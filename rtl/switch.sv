==> flow/design.v <==
interface apb_if (input pclk);
   logic [31:0]   paddr;
   logic [31:0]   pwdata;
   logic [31:0]   prdata;
   logic          pwrite;
   logic          psel;
   logic          penable;
   logic          presetn;
   logic          valid_in;
   logic          data_in;
   logic          valid_out;
   logic          out_port1;
   logic          out_port2;
   logic          out_port3;
   logic          out_port4;
endinterface
module switch ( clk,rst,data_in,valid_in, paddr,psel,pen,p_write,p_wdata, 
out_port1,out_port2,out_port3, out_port4,valid_out,prdata);
input clk,rst,data_in,valid_in;
input [31:0]paddr;
input [31:0]p_wdata; 
input psel,pen,p_write;
output out_port1,out_port2,out_port3, out_port4,valid_out;
output reg  [31:0]prdata;
reg chip_en;
reg [7:0]chip_id;
reg [3:0]out_port_en;
reg [63:0]in_pkt;
reg [63:0]out_pkt;
reg [7:0]cnt;
reg out_start,pkt_rec;
reg [7:0]cnt_out;
wire pwrite,pread;
assign pwrite=p_write && psel && pen;
assign pread= (p_write==0) && psel && pen;
always@(posedge clk) begin
	if(!rst) begin
          chip_en<=1; 
	  chip_id<='hAA;
	  out_port_en<=4'b0001;
	end
	else if(paddr==0 && pwrite) begin
		chip_en<=p_wdata[0];
	end
	else if(paddr=='h8 && pwrite) begin
		out_port_en<=p_wdata[3:0];
	end
	else if(paddr==0 && pread) begin
		prdata<=chip_en;
	end
	else if(paddr=='h4 && pread) begin
		prdata<=chip_id;
	end
	else if(paddr=='h8 && pread) begin
		prdata<=out_port_en;
	end
end
always@(posedge clk) begin
	if(!rst) begin
          in_pkt<=0;
	  cnt<=0;
	  pkt_rec<=0;
	end
	else if(valid_in && cnt!=64) begin
		cnt<=cnt+1;
    in_pkt<= {in_pkt[62:0], data_in};
		pkt_rec<=0;
	end
	else if (cnt==64) begin
           cnt<=0;
	   pkt_rec<=1;
	end
end
always@(posedge clk) begin
	if(!rst) begin
   out_pkt<=0;
	end
	else if(pkt_rec) begin
		out_pkt<={in_pkt[47:32],in_pkt[63:48],in_pkt[31:0]};
    pkt_rec<=0;  
	end
	else if(out_start) begin
		out_pkt<=out_pkt<<1;
	end
end
always@(posedge clk) begin
	if(!rst) begin
    out_start<=0;
	  cnt_out<=0;
	end
	else if(cnt_out==64) begin
		out_start<=0;
    cnt_out<=0; 
	end
	else if(out_start | pkt_rec) begin
		cnt_out<=cnt_out+1;
		out_start<=1;
	end
end
assign valid_out=out_start;
assign out_port1= chip_en &  (out_port_en==4'b0001) & out_pkt[63];
assign out_port2= chip_en &  (out_port_en==4'b0010) & out_pkt[63];
assign out_port3= chip_en &  (out_port_en==4'b0100) & out_pkt[63];
assign out_port4= chip_en &  (out_port_en==4'b1000) & out_pkt[63];
endmodule
======== Step by step through the tools: switch ========
Tool output for the design above, in the order of the flow.
Line numbers count from 1 in the design file above.
Operators carry their Yosys type and port widths (W data, S select, Z words).
Not given: n/a
design
  top ..................................... switch
  clock input ............................. clk
  standard-cell library ................... sky130hd
  timing corner ........................... tt_025C_1v80

======== Elaborated design ========
Source: Yosys, flattened and elaborated, memories not mapped. Widths are those after wreduce. Registers that Yosys merges into a memory's read port (data or address) are not register bits. Print and check cells do not count. Equal cells are merged and count once.
operators by class
  $lt $le $gt $ge ......................... 0
  mux-type cells .......................... 4
  shift-type cells ........................ 0
  bitwise operators ....................... 12
  multiply operators ...................... 0
  div/mod/pow operators ................... 0
  add/subtract/negate cells ............... 1
  equality and inequality tests ........... 7
  reduce/logical cells .................... 14
operators by type and width
  operator               number
  $mux W64               1
  $eq A32 B3 Y1 const B  1
  $eq A32 B4 Y1 const B  1
  $logic_not A32 Y1      1
  $mux W8                2
  $logic_and A1 B1 Y1    9
  $and A1 B1 Y1          8
  $add A8 B1 Y8 const B  1
  $eq A8 B7 Y1 const B   1
  $not A1 Y1             4
  $eq A4 B1 Y1 const B   1
  $eq A4 B2 Y1 const B   1
  $eq A4 B3 Y1 const B   1
  $eq A4 B4 Y1 const B   1
  $reduce_and A4 Y1      1
  $reduce_bool A3 Y1     1
  $reduce_and A2 Y1      1
  $reduce_or A2 Y1       1
  $mux W1                1
storage and ports
  input port bits ......................... 71
  bits in read-only memories .............. 0
  memories ................................ 0
  output and inout port bits .............. 37
  latch bits .............................. 0
  memory bits (writable) .................. 0
  bits in registers ....................... 86
  word width x clocked read ports ......... 0
  word-level cells ........................ 45

======== Logic depth ========
Yosys ltp: most cells in a row. Word level: on the elaborated netlist, between registers, memories and ports. Mapped: between sequential cells and ports; inverters and the memories' decode and read muxes count.
logic depth
  word-level depth ........................ 7
  ABC_AREA ................................ 0
  depth in mapped cells ................... 5
  mapped depth without buffers ............ 5

======== Synthesis result ========
Source: synth_stat.txt of the flow (Yosys; design flattened, memories mapped). It holds for the ABC_AREA given above (unset counts as 0); a run with the other value may have another netlist.
mapped netlist
  cell count .............................. 128
  flip-flops .............................. 19
  buffer cells ............................ 33
  mapped area ............................. 1236.2 sq um
  sequential part of the area ............. 430.4 sq um
cells by type
  cell                       number  total area (sq um)
  sky130_fd_sc_hd__dfxtp_1   14      280.269
  sky130_fd_sc_hd__buf_4     31      232.723
  sky130_fd_sc_hd__edfxtp_1  5       150.144
  sky130_fd_sc_hd__mux2i_1   6       60.058
  sky130_fd_sc_hd__nand2_1   13      48.797
  sky130_fd_sc_hd__nor2_1    9       33.782
  sky130_fd_sc_hd__nor4_1    5       31.28
  sky130_fd_sc_hd__o41ai_4   1       27.526
  sky130_fd_sc_hd__xor2_1    3       26.275
  sky130_fd_sc_hd__ha_1      2       25.024
  sky130_fd_sc_hd__nand4_1   4       25.024
  sky130_fd_sc_hd__nor2b_1   4       25.024
  sky130_fd_sc_hd__nor4_2    2       25.024
  sky130_fd_sc_hd__nor4b_4   1       23.773
  sky130_fd_sc_hd__mux2_2    2       22.522
  sky130_fd_sc_hd__nor4_4    1       21.27
  sky130_fd_sc_hd__xnor2_1   2       17.517
  sky130_fd_sc_hd__nor3_4    1       16.266
Other cell types: 14; their cells: 22.

======== Worst setup path after synthesis ========
Path of least setup slack by OpenSTA after synthesis, without wires, with an ideal clock, recovery checks aside; 20% of the period is set as input and as output delay. Where synthesis merged equal registers, the netlist keeps one of their names.
path post-synthesis
  path kind ............................... input port to flip-flop
  start point ............................. in paddr[12]
  end point ............................... reg prdata[0]
  time at the first pin ................... 0.552 ns
  external input delay .................... 0.552 ns
  path buffers ............................ 0
  path delay .............................. 1.614 ns
  setup slack ............................. 0.594 ns
  setup time .............................. 0.381 ns
  driving pins on the path ................ 3
  data required time ...................... 2.379 ns
  arrival time ............................ 1.785 ns
  clock period ............................ 2.76 ns
  synthesis period reached ................ 2.166 ns
"path delay" is the arrival time less input delay plus setup time.
"driving pins on the path": output pins that drive a net of the path, with the launching flip-flop's if there is one; two outputs of one cell count as two.
"synthesis period reached" is the clock period less the worst setup slack; recovery checks do not enter. This is arithmetic on one report: input and output delays are still those of the set period (20% each).
Between the ends stands the longest chain of elaborated cells between them, by number of cells; it is not shown to be the way that was timed. Of several equally long chains one is given.
Each line given opens the expression or statement behind the cell; cells for indexed reads and writes are added by Yosys, which also makes memories of some case tables.
At most two assigning lines are given for a register; there are more.
Only ways into the end's enable, where the timed path ends, are counted here.
between the ends, post-synthesis
  cell sequence ........................... sky130_fd_sc_hd__nor4_1 > sky130_fd_sc_hd__nand4_1 > sky130_fd_sc_hd__nor4_1
  cells in the longest elaborated chain ... 4
  elaborated cells between the ends (all ways) .. 12
  those cells by class .................... eq/ne: 2; logic: 2; reduce/logical: 8
RTL lines, path post-synthesis
  element              line  source
  start: declaration   20    input [31:0]paddr;
  $logic_not A32 Y1    42    else if(paddr==0 && pwrite) begin
  $logic_and A1 B1 Y1  42
  $not A1 Y1           n/a
  $reduce_and A4 Y1    n/a
  end: assignment      49    prdata<=chip_en;
  end: assignment      52    prdata<=chip_id;
  end: declaration     24    output reg  [31:0]prdata;

======== Path in the finished layout ========
Path of least setup slack in the final report of flow run 1 (OpenROAD, finished layout, wires in). Where an end is a register, its clock arrival counts in the times.
path after layout
  path kind ............................... input port to flip-flop
  start point ............................. in paddr[4]
  end point ............................... reg prdata[0]
  external input delay .................... 0.38 ns
  arrival time ............................ 1.85 ns
  time at the first pin ................... 0.38 ns
  clock period ............................ 1.89 ns
  driving pins on the path ................ 6
  data required time ...................... 1.95 ns
  setup slack ............................. 0.10 ns
  setup time .............................. 0.23 ns
  path buffers ............................ 2
Between the ends stands the longest chain of elaborated cells between them, by number of cells; it is not shown to be the way that was timed. Of several equally long chains one is given.
At most two assigning lines are given for a register; there are more.
Ways into the end's enable are left out, as the timed path ends at the data pin.
between the ends, after layout
  cell sequence ........................... sky130_fd_sc_hd__clkdlybuf4s50_1 > sky130_fd_sc_hd__nor4_2 > sky130_fd_sc_hd__nand4_1 > sky130_fd_sc_hd__nor4_4 > sky130_fd_sc_hd__buf_4 > sky130_fd_sc_hd__mux2_4
  cells in the longest elaborated chain ... 5
  elaborated cells between the ends (all ways) .. 9
  those cells by class .................... eq/ne: 2; mux: 3; reduce/logical: 4
RTL lines, path after layout
  element              line  source
  start: declaration   20    input [31:0]paddr;
  $eq A32 B4 Y1        54    else if(paddr=='h8 && pread) begin
  $logic_and A1 B1 Y1  54
  $mux W8              54
  $mux W8              51    else if(paddr=='h4 && pread) begin
  $mux W1              48    else if(paddr==0 && pread) begin
  end: assignment      49    prdata<=chip_en;
  end: assignment      52    prdata<=chip_id;
  end: declaration     24    output reg  [31:0]prdata;

# Flow runs of switch

switch through Yosys and OpenROAD on sky130hd: 2 stored runs, unordered, with their settings and measured results. The constraints put input and output delay at 20% of the set period each and load the outputs with 0.01 pF.
By "worst setup path time (ns)" is meant the share of the clock period that the worst setup path is allowed (20% is reserved at inputs, 20% at outputs), minus its slack. Clock arrival times at its registers enter into it.
By "finish__power__total" is meant OpenSTA's value without simulated activity: inputs other than the clock are taken to toggle once in ten clock periods, and the tool carries that through the logic.

Flow files of flow run 1
==> flow/run.sh <==
#!/bin/bash
# the make line also repeats the synthesis and layout settings of config.mk as NAME=value (left out here)
make -C /OpenROAD-flow-scripts/flow DESIGN_CONFIG=/design/flow/config.mk WORK_HOME=/design/flow/orfs CLKGATE_MAP_FILE= finish
==> flow/config.mk <==
export PLATFORM = sky130hd
export DESIGN_NAME = switch
export DESIGN_NICKNAME = switch
export VERILOG_FILES = /design/flow/design.v
export SDC_FILE = /design/flow/constraint.sdc
export NUM_CORES = 4
export LEC_CHECK = 0
export CAP_MARGIN = 20
export CORE_MARGIN = 2
export CORE_UTILIZATION = 40
export SLEW_MARGIN = 20
==> flow/constraint.sdc <==
create_clock -name core_clock -period 1.89 [get_ports {clk}]
set_input_delay 0.3780 -clock core_clock [delete_from_list [all_inputs] [get_ports {clk}]]
set_output_delay 0.3780 -clock core_clock [all_outputs]
set_load 0.01 [all_outputs]

report of flow run 1
yosys chip area after synthesis (um^2): 1236.2
finish__design__die__area: 3551.0
finish__design__instance__area__stdcell: 1809.2
finish__timing__setup__ws: 0.097
finish__timing__setup__tns: 0.000
finish__timing__hold__ws: 0.463
finish__power__total: 7.654e-04
worst setup path time (ns): 1.41
worst setup path kind: input port to flip-flop

Flow files of flow run 2
==> flow/run.sh <==
#!/bin/bash
# the make line also repeats the synthesis and layout settings of config.mk as NAME=value (left out here)
make -C /OpenROAD-flow-scripts/flow DESIGN_CONFIG=/design/flow/config.mk WORK_HOME=/design/flow/orfs CLKGATE_MAP_FILE= finish
==> flow/config.mk <==
export PLATFORM = sky130hd
export DESIGN_NAME = switch
export DESIGN_NICKNAME = switch
export VERILOG_FILES = /design/flow/design.v
export SDC_FILE = /design/flow/constraint.sdc
export NUM_CORES = 4
export LEC_CHECK = 0
export CAP_MARGIN = 15
export CORE_ASPECT_RATIO = 1.84
export CORE_MARGIN = 2
export CORE_UTILIZATION = 28
export HOLD_SLACK_MARGIN = 0.17
export PLACE_DENSITY_LB_ADDON = 0.08
export SETUP_SLACK_MARGIN = 0.39
export SLEW_MARGIN = 30
export TNS_END_PERCENT = 15
==> flow/constraint.sdc <==
create_clock -name core_clock -period 1.7 [get_ports {clk}]
set_input_delay 0.3400 -clock core_clock [delete_from_list [all_inputs] [get_ports {clk}]]
set_output_delay 0.3400 -clock core_clock [all_outputs]
set_load 0.01 [all_outputs]

report of flow run 2
yosys chip area after synthesis (um^2): 1236.2
finish__design__die__area: 4987.5
finish__design__instance__area__stdcell: 1804.2
finish__timing__setup__ws: 0.066
finish__timing__setup__tns: 0.000
finish__timing__hold__ws: 0.462
finish__power__total: 9.375e-04
worst setup path time (ns): 1.29
worst setup path kind: input port to flip-flop
